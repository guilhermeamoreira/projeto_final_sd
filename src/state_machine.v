==> flow/design.v <==
`timescale 1 ns/100 ps
module state_machine( input ck,
					  input inicio,
					  input Vint_z,
					  input enb_3,
					  output reg enb_0,
					  output reg rst_s,
					  output reg ch_vm,
					  output reg ch_ref,
					  output reg ch_zr,
					  output reg ld);
	localparam IDLE=0, START=1, COUNT_TX=2, COUNT_TM=3, STOP=4;
	reg [2:0] state, next_state;
	initial begin
		state = IDLE;
		next_state = IDLE;
	end
	always @ (posedge ck) begin
			state <= next_state;
	end
	always @ (posedge ck) begin
		case(state)
			IDLE: begin
				if(inicio)
					next_state = START;
			end
			START: begin
				next_state = COUNT_TX;
			end
			COUNT_TX: begin
				if(enb_3)
					next_state = COUNT_TM;
			end
			COUNT_TM: begin
				if(Vint_z)
					next_state = STOP;
			end
			STOP: begin
				next_state = IDLE;
			end
		endcase
	end
	always @ (posedge ck) begin
		case(state)
			IDLE: begin
				ch_zr  = 1;
				rst_s  = 1;
				ld = 0;
			end
			START: begin
				ch_zr  = 0;
				rst_s  = 0;
			end
			COUNT_TX: begin
				enb_0 = 1;
				ch_vm  = 1;
			end
			COUNT_TM: begin
				ch_vm  = 0;
				ch_ref = 1;
			end
			STOP: begin
				enb_0  = 0;
				ld = 1;
				ch_ref = 0;
			end
		endcase
	end
endmodule
# Step by step through the tools: state_machine
# Tool output for the design above, in the order of the flow.
# Lines are those of the file above, counted from 1.
# Operators carry their Yosys type and port widths (W data, S select, Z words).
# A cell with -- has no value.
# inputs
top_module	state_machine
clk_port	ck
library	sky130hd
lib_corner	tt_025C_1v80

# Word-level counts
# Counts by Yosys on the flattened word-level netlist (proc, flatten, opt, wreduce; memories kept). Register bits leave out memories and registers merged into their read ports (data or address). Print and check cells are left out. Cells with the same type and inputs are merged into one.
# bits
ff_bits	11
input_bits	4
out_inout_bits	6
# classes
eq_ne	7
n_mux	9
reduce_and_logical	8
# ops
cell	n
$pmux W3 S5	1
$reduce_bool A2 Y1	5
$pmux W1 S2	5
$mux W3	3
$ne A2 B2 Y1 const B	3
$eq A3 B2 Y1 const B	2
$reduce_bool A5 Y1	1
$reduce_and A4 Y1	1
$eq A3 B1 Y1 const B	1
$eq A3 B3 Y1 const B	1
$logic_not A3 Y1	1

# Longest topological paths
# Longest topological path by Yosys (ltp), each cell counted once; first at word level (registers and memories cut), then after technology mapping (sequential cells cut; the memories' decode and read muxes count).
# logic_depth
word_depth	3
ABC_AREA	0
ltp_mapped	4
ltp_nobuf	3

# Synthesis result
# The flow's flattened synthesis, as Yosys stat reports it; memories are mapped. The netlist is that of the ABC_AREA named above (0 if unset); the other value can give another one.
# synth_totals
stdcells	34
synth_area_mm2	0.0004529
ff_cells	11
# by_type
type	n
sky130_fd_sc_hd__edfxtp_1	8
sky130_fd_sc_hd__dfxtp_1	3
sky130_fd_sc_hd__buf_6	2
sky130_fd_sc_hd__nor2_1	5
sky130_fd_sc_hd__xnor2_1	2
sky130_fd_sc_hd__buf_4	2
sky130_fd_sc_hd__or3b_4	1
sky130_fd_sc_hd__mux2i_1	1
sky130_fd_sc_hd__a21oi_2	1
sky130_fd_sc_hd__a221oi_1	1
sky130_fd_sc_hd__inv_1	2
sky130_fd_sc_hd__nand2_1	2
sky130_fd_sc_hd__nand3b_1	1
sky130_fd_sc_hd__o21a_1	1
sky130_fd_sc_hd__nor2b_1	1
sky130_fd_sc_hd__inv_2	1

# Path before layout
# Source: OpenSTA report_checks on the synthesized netlist (no wires, ideal clock, input and output delay 20% of the period each), path of least setup slack; recovery checks are left aside. Register names are those of the netlist, which keeps one name where synthesis merged equal registers.
# synth_timing
path_type	register to register
startpoint	reg state[1]
endpoint	reg next_state[0]
period_ps	1390
setup_ps	362
launch_ps	0
t_arrival_ps	934
path_slack_ps	94
delay_ps	1296
stages	4
path_buffers	1
synth_period_reached_ps	1296
# "delay_ps" is the arrival time less input delay plus setup time.
# "stages": output pins that drive a net of the path, with the launching flip-flop's if there is one; two outputs of one cell count as two.
# "synth_period_reached_ps" is the clock period less the worst setup slack; recovery checks do not enter. This is arithmetic on one report: input and output delays are still those of the set period (20% each).
# The rows between start and end are the longest chain of elaborated cells between them; the timing report does not say that the signal goes this way. Where chains are equally long, one stands for them.
# Each line given opens the expression or statement behind the cell; cells for indexed reads and writes are added by Yosys, which also makes memories of some case tables.
# At most two assigning lines are given for a register; there are more.
# Only ways into the end's enable, where the timed path ends, are counted here.
# synth_via
cell_sequence	sky130_fd_sc_hd__dfxtp_1 > sky130_fd_sc_hd__buf_6 > sky130_fd_sc_hd__o21a_1 > sky130_fd_sc_hd__a221oi_1
elab_chain_cells	3
cone_cells	10
# synth_lines
element	line_no	source
start: declaration	13	reg [2:0] state, next_state;
start: assignment	19	state <= next_state;
$eq A3 B3 Y1	22	case(state)
$reduce_bool A5 Y1	--
$reduce_and A4 Y1	--
end: assignment	25	next_state = START;
end: assignment	28	next_state = COUNT_TX;
end: declaration	13

# Path in the finished layout
# From the final timing report of flow run B: the path of least setup slack in the routed layout; clock arrival at registers is part of the times.
# The path's times are printed in steps of 10 ps; the period is the one set.
# layout_timing
path_type	register to output
startpoint	reg (name not given)
endpoint	out rst_s
period_ps	1460
launch_ps	260
t_arrival_ps	920
path_slack_ps	250
stages	2
path_buffers	1
# layout_via
cell_sequence	sky130_fd_sc_hd__edfxtp_1 > sky130_fd_sc_hd__dlygate4sd2_1
elab_chain_cells	0
cone_cells	0
# layout_lines
element	line_no	source
end: declaration	7	output reg rst_s,

# Top module state_machine; platform sky130hd; tools Yosys and OpenROAD; 2 stored runs in no particular order. Input and output delays are each 20% of the period that was set; the output load is 0.01 pF.
# "worst_setup_path_time_ps" means the part of the period allowed to the worst setup path (the constraints hold back 20% at inputs and 20% at outputs) less its slack; where the path has registers, the arrival times of their clocks count too.
# "worst_setup_path_time_ps" is known to 10 ps.
# Among the settings, . means not set for that run.
# Among the results, . means that no value is shown for the run.
item,flow run A,flow run B
period_ns,0.84,1.46
CORE_UTILIZATION,44,40
SETUP_SLACK_MARGIN,-0.02,0.2
PLACE_DENSITY_LB_ADDON,0.05,.
CELL_PAD_IN_SITES_DETAIL_PLACEMENT,2,.
CAP_MARGIN,5,20
CORE_MARGIN,2,2
SLEW_MARGIN,20,20
die_footprint_mm2,.,0.0014175
synth_chip_area_mm2,.,0.0004529
ws_setup_ps,.,247
worst_setup_path_time_ps,.,920
worst_setup_path_type,.,register to output
post_route_stdcell_area_mm2,.,0.0005981
# Flow run A: unfinished; error DPL-0033 in clock tree synthesis
